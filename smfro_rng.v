==> flow/design.v <==
`timescale 1ns / 1ps
module ISU(Ai, Aj, Bi, Bj, Outm, Outn);
  output Ai, Aj;
  input Bi, Bj, Outm, Outn;
  wire x,y;
  mux muxBL(x,Bi,Bj,Outn);
  mux muxBR(y,Bj,Bi,Outn);
  mux muxTL(Ai,~x,~y,Outm);
  mux muxTR(Aj,~y,~x,Outm);
endmodule
module mux(y,in1,in0,sel);
output reg y;
input in1, in0, sel;
always@(in1,in0,sel)
 case(sel)
 1'b0: y=in0;
 1'b1: y=in1;
 endcase
endmodule
`timescale 1ns / 1ps
module smfro_rng(Out, A, B, temp, put_seed, clk);
output [15:0] B, temp;
input put_seed, clk;
output reg [15:0] Out, A;
parameter seed = 16'b0110101101100100;
always@(posedge clk)
begin
    if(put_seed) begin
        Out <= seed;
        A <= seed;
    end
    else begin
        Out <= temp;
        A <=  temp;
    end
end
xor16_1 xor16(B[15],{1'b0,A[14:0]});
xor16_1 xor15(B[14],{2'b00,A[13:1],1'b0});
xor16_1 xor14(B[13],{A[15],2'b00,A[12:0]});
xor16_1 xor13(B[12],{A[15:14],2'b00,A[11:0]});
xor16_1 xor12(B[11],{A[15:13],2'b00,A[10:0]});
xor16_1 xor11(B[10],{A[15:12],2'b00,A[9:0]});
xor16_1 xor10(B[9],{A[15:11],2'b00,A[8:0]});
xor16_1 xor9(B[8],{A[15:10],2'b00,A[7:0]});
xor16_1 xor8(B[7],{A[15:09],2'b00,A[6:0]});
xor16_1 xor7(B[6],{A[15:08],2'b00,A[5:0]});
xor16_1 xor6(B[5],{A[15:07],2'b00,A[4:0]});
xor16_1 xor5(B[4],{A[15:06],2'b00,A[3:0]});
xor16_1 xor4(B[3],{A[15:05],2'b00,A[2:0]});
xor16_1 xor3(B[2],{A[15:04],2'b00,A[1:0]});
xor16_1 xor2(B[1],{A[15:03],2'b00,A[0]});
xor16_1 xor1(B[0],{A[15:02],2'b00});
ISU ISU1_2(temp[0],temp[1],B[0],B[1],Out[0],Out[1]);
ISU ISU3_4(temp[2],temp[3],B[2],B[3],Out[2],Out[3]);
ISU ISU5_6(temp[4],temp[5],B[4],B[5],Out[4],Out[5]);
ISU ISU7_8(temp[6],temp[7],B[6],B[7],Out[6],Out[7]);
ISU ISU9_10(temp[8],temp[9],B[8],B[9],Out[8],Out[9]);
ISU ISU11_12(temp[10],temp[11],B[10],B[11],Out[10],Out[11]);
ISU ISU13_14(temp[12],temp[13],B[12],B[13],Out[12],Out[13]);
ISU ISU15_16(temp[14],temp[15],B[14],B[15],Out[14],Out[15]);
endmodule
`timescale 1ns / 1ps
module xor16_1(
    output out,
    input wire [15:0] in
    );
    xor(out, in[15], in[14], in[13], in[12], in[11], in[10], in[9], in[8], in[7], in[6], in[5], in[4], in[3], in[2], in[1], in[0]);
endmodule
==> Tool chain data of smfro_rng <==
What the tools print for smfro_rng, step after step.
Line numbers count from 1 in the design file above.
Operators carry their Yosys type and port widths (W data, S select, Z words).
{ "design": {"top_module": "smfro_rng", "clk_port": "clk", "lib": "sky130hd", "corner": "tt_025C_1v80"} }

==> After elaboration <==
Source: Yosys, flattened and elaborated, memories not mapped. Widths are those after wreduce; folded enables and synchronous resets count as part of the registers. Registers that Yosys merges into a memory's read port (data or address) are not register bits. Print and check cells do not count. Equal cells are merged and count once.
{ "bits": {"word_cells": 195, "output_inout_bits": 64, "regBits": 16} }
{ "classes": {"muxes": 32, "bitwise": 162} }
{ "op_table": {"columns": ["op", "n"], "rows": [
  ["$xor A1 B1 Y1", 130],
  ["$pmux W1 S2", 32],
  ["$not A1 Y1", 32]
]} }

==> Logic depth <==
Depth = most cells in a row (Yosys ltp): at word level without a register or memory, in the mapped netlist without a sequential cell, where the memories' decode and read muxes count.
{ "logic_depth": {"depth_word": 17, "ABC_AREA": 0, "depth_mapped": 8, "depth_no_buf": 6} }

==> Synthesis result <==
The flow's flattened synthesis, as Yosys stat reports it; memories are mapped. The netlist is that of the ABC_AREA named above (0 if unset); the other value can give another one.
{ "mapped": {"yosys_area_mm2": 0.0019456, "cell_count": 201, "flip_flops": 16} }
{ "by_type": {"columns": ["type", "n", "type_area_um2"], "rows": [
  ["sky130_fd_sc_hd__buf_4", 64, 480.461],
  ["sky130_fd_sc_hd__dfxtp_1", 16, 320.307],
  ["sky130_fd_sc_hd__xnor2_1", 33, 289.027],
  ["sky130_fd_sc_hd__xnor2_2", 12, 195.187],
  ["sky130_fd_sc_hd__xor2_1", 20, 175.168],
  ["sky130_fd_sc_hd__maj3_1", 10, 100.096],
  ["sky130_fd_sc_hd__xnor3_2", 3, 71.318],
  ["sky130_fd_sc_hd__xnor2_4", 2, 55.053],
  ["sky130_fd_sc_hd__and2_1", 7, 43.792],
  ["sky130_fd_sc_hd__mux2i_1", 4, 40.038],
  ["sky130_fd_sc_hd__xor2_2", 2, 32.531],
  ["sky130_fd_sc_hd__inv_1", 7, 26.275],
  ["sky130_fd_sc_hd__or2_1", 4, 25.024],
  ["sky130_fd_sc_hd__nand2b_1", 3, 18.768],
  ["sky130_fd_sc_hd__buf_2", 3, 15.014],
  ["sky130_fd_sc_hd__nand2_1", 3, 11.261],
  ["sky130_fd_sc_hd__and2b_1", 1, 7.507],
  ["sky130_fd_sc_hd__o211ai_1", 1, 7.507]
]} }
Other cell types: 6; their cells: 6.
By module: a second synthesis without flattening, with its own total; a netlist apart from the flattened one above.
{ "hier_totals": {"hier_cells": 338, "area_unflattened_mm2": 0.0032056} }
Rows give one instance, submodules left out.
{ "modules": {"columns": ["mod", "mod_area_mm2", "n_cells", "instances"], "rows": [
  ["xor16_1", 0.0001314, 15, 16],
  ["smfro_rng", 0.000563, 50, 1],
  ["mux", 0.000015, 1, 32],
  ["ISU", 0.0000075, 2, 8]
]} }

==> Path before layout <==
OpenSTA on the mapped netlist: ideal clock, no wires. The path of least setup slack (recovery checks aside). Input and output delay are each 20% of the period. Register names are those of the netlist, which keeps one name where synthesis merged equal registers.
{ "synth_path": {"path_kind": "register -> output", "startpoint": "register (no name shown)", "endpoint": "output port temp[12]", "path_delay_ns": 1.979, "path_buffers": 1, "path_stages": 7, "clock_period_ns": 4.37, "arrival_time_ns": 1.979, "slack_ns": 1.517, "out_delay_ns": 0.874, "t_first_pin_ns": 0.000, "period_less_setup_slack_ns": 2.853} }
"path_delay_ns" is the arrival time less input delay plus setup time.
At an output port there is no setup time.
"path_stages" counts driving pins, that of a launching flip-flop among them; a cell with two outputs on the path counts twice.
"period_less_setup_slack_ns" is the clock period less the worst setup slack; recovery checks do not enter. This is arithmetic on one report: input and output delays are still those of the set period (20% each).
Between the ends stands the longest chain of elaborated cells between them, by number of cells; it is not shown to be the way that was timed. Of several equally long chains one is given.
Each line given opens the expression or statement behind the cell; cells for indexed reads and writes are added by Yosys, which also makes memories of some case tables.
{ "synth_between": {"path_cell_list": "sky130_fd_sc_hd__dfxtp_1 -> sky130_fd_sc_hd__xor2_2 -> sky130_fd_sc_hd__xnor3_2 -> sky130_fd_sc_hd__xnor2_4 -> sky130_fd_sc_hd__xnor2_2 -> sky130_fd_sc_hd__xor2_1 -> sky130_fd_sc_hd__buf_4", "elab_chain_cells": 4} }
{ "synth_rtl": {"columns": ["element", "line", "text"], "rows": [
  ["$xor A1 B1 Y1", 67, "xor(out, in[15], in[14], in[13], in[12], in[11], in[10], in[9], in[8], in[7], in[6], in[5], in[4], in[3], in[2 ..."],
  ["$pmux W1 S2", 15, "case(sel)"],
  ["$not A1 Y1", 8, "mux muxTL(Ai,~x,~y,Outm);"],
  ["$pmux W1 S2", 15, null],
  ["to (decl)", 22, "output [15:0] B, temp;"]
]} }

==> Path in the finished layout <==
From the final timing report of job 1: the path of least setup slack in the routed layout; clock arrival at registers is part of the times.
{ "layout_path": {"path_kind": "register -> output", "startpoint": "register (no name shown)", "endpoint": "output port temp[1]", "path_stages": 7, "path_buffers": 1, "out_delay_ns": 0.56, "t_first_pin_ns": 0.25, "arrival_time_ns": 2.48, "clock_period_ns": 2.81, "slack_ns": -0.23} }
Between the ends stands the longest chain of elaborated cells between them, by number of cells; it is not shown to be the way that was timed. Of several equally long chains one is given.
{ "layout_between": {"path_cell_list": "sky130_fd_sc_hd__dfxtp_2 -> sky130_fd_sc_hd__xnor2_2 -> sky130_fd_sc_hd__xnor3_2 -> sky130_fd_sc_hd__xnor2_4 -> sky130_fd_sc_hd__xnor2_4 -> sky130_fd_sc_hd__xnor2_1 -> sky130_fd_sc_hd__clkdlybuf4s50_1", "elab_chain_cells": 11} }
{ "layout_rtl": {"columns": ["element", "line", "text"], "rows": [
  ["$xor A1 B1 Y1 x8", 67, "xor(out, in[15], in[14], in[13], in[12], in[11], in[10], in[9], in[8], in[7], in[6], in[5], in[4], in[3], in[2 ..."],
  ["$pmux W1 S2", 15, "case(sel)"],
  ["$not A1 Y1", 9, "mux muxTR(Aj,~y,~x,Outm);"],
  ["$pmux W1 S2", 15, null],
  ["to (decl)", 22, "output [15:0] B, temp;"]
]} }

Lab notebook: smfro_rng

Stored flow runs of smfro_rng (2 of them; Yosys, OpenROAD, sky130hd). They differ in their settings and are not a sequence. Constraints: input delay and output delay 20% of the set period each, output load 0.01 pF.
"achieved_clock_period_ns" = clock period - worst setup slack. The figure is calculated, with input and output delays left at 20% of the set period.
"critical_path_time_ns": the worst setup path's part of the clock period (all of it between registers, 20% less for each end at a port) less its slack. A launch clock that arrives late makes it longer, a capture clock that arrives late makes it shorter.
[
  {
    "run": "job 1",
    "settings": { "period_ns": 2.81, "SETUP_SLACK_MARGIN": -0.15, "CAP_MARGIN": 20, "CORE_MARGIN": 2, "CORE_UTILIZATION": 40, "SLEW_MARGIN": 20 },
    "results": { "post_route_stdcell_area_mm2": 0.0027514, "synthesis_area_mm2": 0.0019456, "fin_hold_ws_ns": 0.849, "final_setup_tns_ns": -1.147, "worstSetupSlack_ns": -0.231, "achieved_clock_period_ns": 3.041, "util_pct": 58.6, "design_die_area_mm2": 0.0054376, "critical_path_time_ns": 2.48, "critical_path_kind": "register -> output" }
  },
  {
    "run": "job 2",
    "settings": { "period_ns": 2.31, "CORE_UTILIZATION": 32, "SETUP_SLACK_MARGIN": 0.54, "PLACE_DENSITY_LB_ADDON": 0.19, "CORE_MARGIN": 10, "TNS_END_PERCENT": 25, "GPL_TIMING_DRIVEN": 0, "GPL_ROUTABILITY_DRIVEN": 1, "CTS_CLUSTER_DIAMETER": 23, "MIN_ROUTING_LAYER": "met1", "CAP_MARGIN": 20, "SLEW_MARGIN": 20 },
    "results": { "post_route_stdcell_area_mm2": 0.0037736, "synthesis_area_mm2": 0.0019456, "fin_hold_ws_ns": 0.837, "final_setup_tns_ns": -9.938, "worstSetupSlack_ns": -0.473, "achieved_clock_period_ns": 2.783, "util_pct": 63.7, "design_die_area_mm2": 0.0095991, "critical_path_time_ns": 2.32, "critical_path_kind": "register -> output" }
  }
]
